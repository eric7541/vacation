==> flow/design.v <==
module subtract ( 
  input  clk,        
  input  n_rst,      
  input  [15:0] M,   
  input  [15:0] Q,   
  output [31:0] result  
);
reg [15:0] B_neg;  
reg [31:0] A_ext;  
wire [31:0] temp_result;  
always @(*) begin
    B_neg = ~Q + 1;
end
always @(*) begin
    A_ext = {16'b0, M};
end
always @(posedge clk or posedge n_rst) begin
    if (n_rst) begin
        temp_result <= 32'b0;
    end else begin
        temp_result <= A_ext + B_neg;
    end
end
assign result = temp_result;
endmodule
# Reports on subtract
# What the tools print for subtract, step after step.
# Lines are those of the file above, counted from 1.
# Operators: Yosys type, input widths -> output width; for muxes data width and select width s.
# Library cell names are shortened.
# A cell with -- has no value.
# design
top	subtract
clk_port	clk
library	sky130hd
pvt_corner	tt_025C_1v80

# After elaboration
# Yosys after proc, flatten, opt, wreduce and memory -nomap, before mapping. Enables and synchronous resets that opt folds into registers are not counted as muxes. Memory bits, and registers merged into a memory's read port (data or address), are not among the register bits. Print and check cells are not counted. Equal cells are merged and count once.
# word_totals
regBits	17
wordCells	4
output_inout_bits	32
# classes
n_logic	1
add_sub_neg	2
# ops
operator	n
$add 16x16->17	1
$add 16x1->16 const B	1
$not 16->16	1

# Longest topological paths
# Longest topological path by Yosys (ltp), each cell counted once; first at word level (registers and memories cut), then after technology mapping (sequential cells cut; the memories' decode and read muxes count).
# depth
depth_word	3
abc_area	0
mapped_depth	12

# Synthesis result
# Source: synth_stat.txt of the flow (Yosys; design flattened, memories mapped). It holds for the ABC_AREA given above (unset counts as 0); a run with the other value may have another netlist.
# Totals and module areas in this step are rounded.
# mapped
buffers	15
area_um2	1550
mapped_cells	168
ffs	17
sequential_area_um2	425
# types
cell_type	n	type_area_um2
dfrtp_1	17	425.408
ha_1	20	250.24
xnor2_1	21	183.926
buf_4	15	112.608
a21oi_1	14	70.067
xor2_1	7	61.309
a21o_1	5	37.536
inv_1	10	37.536
nand2_1	10	37.536
nor2_1	8	30.029
o21a_1	4	30.029
a31oi_2	2	25.024
o211ai_1	3	22.522
fa_1	1	20.019
nor3_2	2	20.019
nor4_1	3	18.768
nand3_1	3	15.014
o21ai_1	3	15.014
# Not listed: further types 16, cells in them 20.

# Timing after synthesis
# Source: OpenSTA report_checks on the synthesized netlist (no wires, ideal clock, input and output delay 20% of the period each), path of least setup slack; recovery checks are left aside. Register names are those of the netlist, which keeps one name where synthesis merged equal registers.
# synth_timing
path_kind	input to register
start	input Q[0]
end	register temp_result[15]
path_delay_ns	2.077
slack_ns	0.939
path_stages	12
arrival_time_ns	2.752
tclk_ns	3.77
n_path_buf	0
period_less_setup_slack_ns	2.831
# "path_delay_ns" is the arrival time less input delay plus setup time.
# "path_stages": output pins that drive a net of the path, with the launching flip-flop's if there is one; two outputs of one cell count as two.
# "period_less_setup_slack_ns" is the clock period less the worst setup slack; recovery checks do not enter. This is arithmetic on one report: input and output delays are still those of the set period (20% each).
# Between the ends stands the longest chain of elaborated cells between them, by number of cells; it is not shown to be the way that was timed. Of several equally long chains one is given.
# Each line given opens the expression or statement behind the cell; cells for indexed reads and writes are added by Yosys, which also makes memories of some case tables.
# synth_between
path_cell_list	inv_1 ha_1 nand2_1 nor4_1 xnor2_1 ha_1 a21o_1 a21oi_1 o21ai_0 a31oi_2 mux2i_1 xor2_1
elab_chain_len	3
cone_cells	3
cone_lines	2
# synth_rtl
item	line	rtl
start: declaration	5	input  [15:0] Q,
$not 16->16	12	B_neg = ~Q + 1;
$add 16x1->16	12
$add 16x16->17	21	temp_result <= A_ext + B_neg;
end: assignment	19	temp_result <= 32'b0;
end: assignment	21

# Worst path after layout
# From the final timing report of flow run 1: the path of least setup slack in the routed layout; clock arrival at registers is part of the times.
# layout_timing
path_kind	input to register
start	input Q[1]
end	register temp_result[15]
slack_ns	1.27
path_stages	13
tclk_ns	4.82
arrival_time_ns	3.72
n_path_buf	1
# Between the ends stands the longest chain of elaborated cells between them, by number of cells; it is not shown to be the way that was timed. Of several equally long chains one is given.
# layout_between
path_cell_list	clkdlybuf4s50_1 inv_1 ha_2 nand2_2 nor4_4 xnor2_2 ha_1 a21o_1 a21oi_1 o21ai_0 a31oi_2 mux2i_1 xor2_1
elab_chain_len	3
cone_cells	3
cone_lines	2
# layout_rtl
item	line	rtl
start: declaration	5	input  [15:0] Q,
$not 16->16	12	B_neg = ~Q + 1;
$add 16x1->16	12
$add 16x16->17	21	temp_result <= A_ext + B_neg;
end: assignment	19	temp_result <= 32'b0;
end: assignment	21

# 2 stored runs of subtract in the flow (synthesis by Yosys, layout by OpenROAD, sky130hd cells), in arbitrary order. Constraints: input delay and output delay 20% of the set period each, output load 0.01 pF.
# "period_less_ws_ns" = clock period - worst setup slack. The figure is calculated, with input and output delays left at 20% of the set period.
# By "worst_path_allowed_less_slack_ns" is meant the share of the clock period that the worst setup path is allowed (20% is reserved at inputs, 20% at outputs), minus its slack. Clock arrival times at its registers enter into it.
# "fin_power_mw": no workload was simulated; the value follows from the tool's default switching activity.
# Values from the reports are rounded here.
# Settings: - = not set for that run.
item,flow run 1,flow run 2
period_ns,4.82,3.98
CORE_UTILIZATION,50,40
SETUP_SLACK_MARGIN,1.12,-
PLACE_DENSITY_LB_ADDON,0.08,-
CORE_ASPECT_RATIO,1.86,-
CTS_CLUSTER_DIAMETER,241,-
CAP_MARGIN,25,20
MIN_ROUTING_LAYER,met1,-
CORE_MARGIN,2,2
SLEW_MARGIN,20,20
timing.setup.tns_ns,0.000,0.000
worst_path_allowed_less_slack_ns,2.58,2.65
worst_path_kind,input to register,input to register
fin_power_mw,0.544,0.642
synth_chip_area_um2,1550,1550
die_area_um2,3590,4390
setup_ws_ns,1.27,0.531
period_less_ws_ns,3.545,3.449
finalUtil_frac,0.722,0.569
layout_stdcell_area_um2,2150,2100
